==> flow/design.v <==
module debouncer (X0,X1,X2,X3,VGA_CLK,reset,X0_deb,X1_deb,X2_deb,X3_deb);
input wire X0;
input wire X1;
input wire X2;
input wire X3;
input wire VGA_CLK;
input wire reset;
output wire X0_deb;
output wire X1_deb;	 
output wire X2_deb;
output wire X3_deb;
wire pulse;
heartbeat #(21) hb(.VGA_CLK(VGA_CLK),.reset(reset),.pulse(pulse));
reg [2:0] ff0, ff1,ff2,ff3;    
reg ff0_out, ff1_out, ff2_out, ff3_out;  
always @(posedge VGA_CLK) begin     
  	ff0_out<=ff0[0]&ff0[1]&ff0[2]; 
	ff1_out<=ff1[0]&ff1[1]&ff1[2];
	ff2_out<=ff2[0]&ff2[1]&ff2[2];
	ff3_out<=ff3[0]&ff3[1]&ff3[2];
	if(reset) begin
	   ff0<=3'b0;
	   ff1<=3'b0;
		ff2<=3'b0;
	   ff3<=3'b0;
	end
	else if(pulse) begin  
	     ff0[0]<=X0&(~X1)&(~X2)&(~X3);
	     ff0[1]<=ff0[0];
	     ff0[2]<=ff0[1];
	     ff1[0]<=X1&(~X0)&(~X2)&(~X3);
	     ff1[1]<=ff1[0];
	     ff1[2]<=ff1[1];
		  ff2[0]<=X2&(~X1)&(~X2)&(~X0);
	     ff2[1]<=ff2[0];
	     ff2[2]<=ff2[1];
	     ff3[0]<=X3&(~X0)&(~X2)&(~X1);
	     ff3[1]<=ff3[0];
	     ff3[2]<=ff3[1];
	   end
end
assign	X0_deb=(ff0[0]&ff0[1]&ff0[2])&(~ff0_out);
assign	X1_deb=(ff1[0]&ff1[1]&ff1[2])&(~ff1_out);
assign	X2_deb=(ff2[0]&ff2[1]&ff2[2])&(~ff2_out);
assign	X3_deb=(ff3[0]&ff3[1]&ff3[2])&(~ff3_out);
endmodule
module heartbeat(input wire VGA_CLK,
input wire reset,
output wire pulse);
parameter WIDTH=8;
reg [(WIDTH-1):0] count;
assign pulse=&count;
always @(posedge VGA_CLK) begin
	if(reset)
		count<={WIDTH{1'b0}};
	else
		count<=count+1'b1;
	end
endmodule
# From RTL to reports: debouncer
# The steps from the RTL of debouncer to its reports follow in flow order.
# Lines are those of the file above, counted from 1.
# Operators: Yosys type, input widths -> output width; for muxes data width and select width s.
# Library cell names are shortened.
# The mark -- stands for no value.
dict set report setup {
  top {debouncer}
  clk_port {VGA_CLK}
  cell_library {sky130hd}
  lib_corner {tt_025C_1v80}
}

# Elaborated design
# Source: Yosys, flattened and elaborated, memories not mapped. Widths are those after wreduce; folded enables and synchronous resets count as part of the registers. Registers that Yosys merges into a memory's read port (data or address) are not register bits. Print and check cells do not count. Equal cells are merged and count once.
dict set report word_totals {
  reg_bits 37
  inputBits 6
}
dict set report classes {
  addsub 1
  logic 32
  n_reduce_logical 1
}
# cell n
set ops {}
lappend ops {{$and 1x1->1} 24}
lappend ops {{$add 21x1->21 const B} 1}
lappend ops {{$reduce_and 21->1} 1}
lappend ops {{$not 1->1} 8}

# Longest topological paths
# Longest topological path by Yosys (ltp), each cell counted once; first at word level (registers and memories cut), then after technology mapping (sequential cells cut; the memories' decode and read muxes count).
dict set report logic_depth {
  depth_word 4
  abc_area 0
  mapped_depth 6
  ltp_nobuf 5
}

# Netlist
# The flow's flattened synthesis, as Yosys stat reports it; memories are mapped. The netlist is that of the ABC_AREA named above (0 if unset); the other value can give another one.
# The area totals of this step are shown rounded.
# type n
set by_type {}
lappend by_type {dfxtp_1 37}
lappend by_type {xnor2_1 9}
lappend by_type {nand4_1 12}
lappend by_type {a21oi_1 12}
lappend by_type {nor2_1 16}
lappend by_type {o21ai_0 12}
lappend by_type {or3_1 7}
lappend by_type {mux2i_1 4}
lappend by_type {nand3_1 8}
lappend by_type {and3_1 6}
lappend by_type {nor2b_1 6}
lappend by_type {xor2_1 4}
lappend by_type {nand2b_1 4}
lappend by_type {clkbuf_1 6}
lappend by_type {nand3b_1 3}
lappend by_type {nand4_4 1}
lappend by_type {nand2_1 5}
lappend by_type {nor4_1 3}
# Other cell types: 13; their cells: 19.
dict set report synth_totals {
  synth_area_um2 1579
  ff_cells 37
  buffers 9
  cell_count 174
}
# By module: a second synthesis without flattening, with its own total; a netlist apart from the flattened one above.
dict set report unflattened {
  cells_unflattened 157
  area_unflattened_um2 1498
}
# Each row is one instance without its submodules.
# mod mod_area_um2 n_inst cells mod_seq_area_um2
set by_module {}
lappend by_module {{heartbeat #(WIDTH=21)} 902.1 1 104 420.4}
lappend by_module {debouncer 595.6 1 53 320.3}

# Path before layout
# Path of least setup slack by OpenSTA after synthesis, without wires, with an ideal clock, recovery checks aside; 20% of the period is set as input and as output delay. Where synthesis merged equal registers, the netlist keeps one of their names.
dict set report synth_path {
  path_type {reg2reg}
  startpoint {register hb.count[0]}
  endpoint {register hb.count[18]}
  setup_time_ps 70
  delay_ps 1718
  arrival_time_ps 1648
  tclk_ps 3350
  driving_pins 7
  required_ps 3280
  path_slack_ps 1632
  n_path_buf 1
  period_less_setup_slack_ps 1718
}
# "delay_ps" = arrival - input delay + setup time.
# "driving_pins" counts driving pins, that of a launching flip-flop among them; a cell with two outputs on the path counts twice.
# "period_less_setup_slack_ps" is the clock period less the worst setup slack; recovery checks do not enter. This is arithmetic on one report: input and output delays are still those of the set period (20% each).
# The rows between start and end are the longest chain of elaborated cells between them; the timing report does not say that the signal goes this way. Where chains are equally long, one stands for them.
# A line is the first line of the expression or statement that the cell stems from. Yosys adds cells for indexed reads and writes and turns some case tables into memories.
dict set report synth_between {
  cell_sequence {dfxtp_1 > ha_1 > nand3_1 > or3_1 > buf_2 > or3_1 > a21oi_1}
  elab_chain_cells 1
}
# element line_no
set synth_rtl {}
lappend synth_rtl {{start: declaration} 51} ;# reg [(WIDTH-1):0] count;
lappend synth_rtl {{start: assignment} 55} ;# count<={WIDTH{1'b0}};
lappend synth_rtl {{start: assignment} 57} ;# count<=count+1'b1;
lappend synth_rtl {{$add 21x1->21} 57}
lappend synth_rtl {{end: assignment} 55}
lappend synth_rtl {{end: assignment} 57}
lappend synth_rtl {{end: declaration} 51}

# Timing after layout
# Path of least setup slack in the final report of run 1 (OpenROAD, finished layout, wires in). Where an end is a register, its clock arrival counts in the times.
# The report prints the path's times to 10 ps; the period is as set.
dict set report layout_path {
  path_type {reg2out}
  startpoint {register ff1[0]}
  endpoint {output port X1_deb}
  driving_pins 4
  arrival_time_ps 1490
  path_slack_ps 760
  tclk_ps 2810
  n_path_buf 1
  out_delay_ps 560
  required_ps 2250
}
# The rows between start and end are the longest chain of elaborated cells between them; the timing report does not say that the signal goes this way. Where chains are equally long, one stands for them.
dict set report layout_between {
  cell_sequence {dfxtp_1 > and3_1 > nor2b_1 > clkdlybuf4s50_1}
  elab_chain_cells 3
}
# element line_no
set layout_rtl {}
lappend layout_rtl {{start: declaration} 14} ;# reg [2:0] ff0, ff1,ff2,ff3;
lappend layout_rtl {{start: assignment} 23} ;# ff1<=3'b0;
lappend layout_rtl {{start: assignment} 31} ;# ff1[0]<=X1&(~X0)&(~X2)&(~X3);
lappend layout_rtl {{$and 1x1->1 (3 in a row)} 43} ;# assign X1_deb=(ff1[0]&ff1[1]&ff1[2])&(~ff1_out);
lappend layout_rtl {{end: declaration} 9} ;# output wire X1_deb;

Data sheet: physical implementation of debouncer

Flow measurements of debouncer on sky130hd: 2 stored runs with different settings, listed in no order. Input and output delays are each 20% of the period that was set; the output load is 0.01 pF.
"critical_path_time_ps" is the time allowed to the run's worst setup path (the clock period less input and output delay, where it has them) less its slack. Clock arrival times count: a late capture clock shortens it, a late launch clock lengthens it.
"critical_path_time_ps" is known to 10 ps.
Measured values are rounded.

[flow] run 1: files
==> flow/run.sh <==
#!/bin/bash
# the make line also repeats the synthesis and layout settings of config.mk as NAME=value (left out here)
make -C /OpenROAD-flow-scripts/flow DESIGN_CONFIG=/design/flow/config.mk WORK_HOME=/design/flow/orfs CLKGATE_MAP_FILE= finish
==> flow/config.mk <==
export PLATFORM = sky130hd
export DESIGN_NAME = debouncer
export DESIGN_NICKNAME = debouncer
export VERILOG_FILES = /design/flow/design.v
export SDC_FILE = /design/flow/constraint.sdc
export NUM_CORES = 4
export LEC_CHECK = 0
export CAP_MARGIN = 20
export CELL_PAD_IN_SITES_GLOBAL_PLACEMENT = 2
export CORE_MARGIN = 2
export CORE_UTILIZATION = 37
export GPL_ROUTABILITY_DRIVEN = 0
export GPL_TIMING_DRIVEN = 1
export PLACE_DENSITY_LB_ADDON = 0.25
export SETUP_SLACK_MARGIN = -0.22
export SLEW_MARGIN = 40
==> flow/constraint.sdc <==
create_clock -name core_clock -period 2.81 [get_ports {VGA_CLK}]
set_input_delay 0.5620 -clock core_clock [delete_from_list [all_inputs] [get_ports {VGA_CLK}]]
set_output_delay 0.5620 -clock core_clock [all_outputs]
set_load 0.01 [all_outputs]

[flow] run 1: metrics
[metrics] setup_worst_slack_ps = 763
[metrics] hold_worst_slack_ps = 463
[metrics] critical_path_time_ps = 1490
[metrics] path_kind = reg2out
[metrics] post_route_stdcell_area_um2 = 1783
[metrics] design_die_area_um2 = 4806
[metrics] timing.setup.tns_ps = 0
[metrics] yosys_chip_area_um2 = 1579

[flow] run 2: files
==> flow/run.sh <==
#!/bin/bash
# the make line also repeats the synthesis and layout settings of config.mk as NAME=value (left out here)
make -C /OpenROAD-flow-scripts/flow DESIGN_CONFIG=/design/flow/config.mk WORK_HOME=/design/flow/orfs CLKGATE_MAP_FILE= finish
==> flow/config.mk <==
export PLATFORM = sky130hd
export DESIGN_NAME = debouncer
export DESIGN_NICKNAME = debouncer
export VERILOG_FILES = /design/flow/design.v
export SDC_FILE = /design/flow/constraint.sdc
export NUM_CORES = 4
export LEC_CHECK = 0
export ABC_AREA = 1
export CAP_MARGIN = 20
export CELL_PAD_IN_SITES_DETAIL_PLACEMENT = 1
export CORE_MARGIN = 2
export CORE_UTILIZATION = 65
export CTS_CLUSTER_DIAMETER = 261
export CTS_CLUSTER_SIZE = 37
export PLACE_DENSITY = 0.88
export SLEW_MARGIN = 20
export TNS_END_PERCENT = 75
==> flow/constraint.sdc <==
create_clock -name core_clock -period 2.0 [get_ports {VGA_CLK}]
set_input_delay 0.4000 -clock core_clock [delete_from_list [all_inputs] [get_ports {VGA_CLK}]]
set_output_delay 0.4000 -clock core_clock [all_outputs]
set_load 0.01 [all_outputs]

[flow] run 2: stopped before the end: placement reported DPL-0033
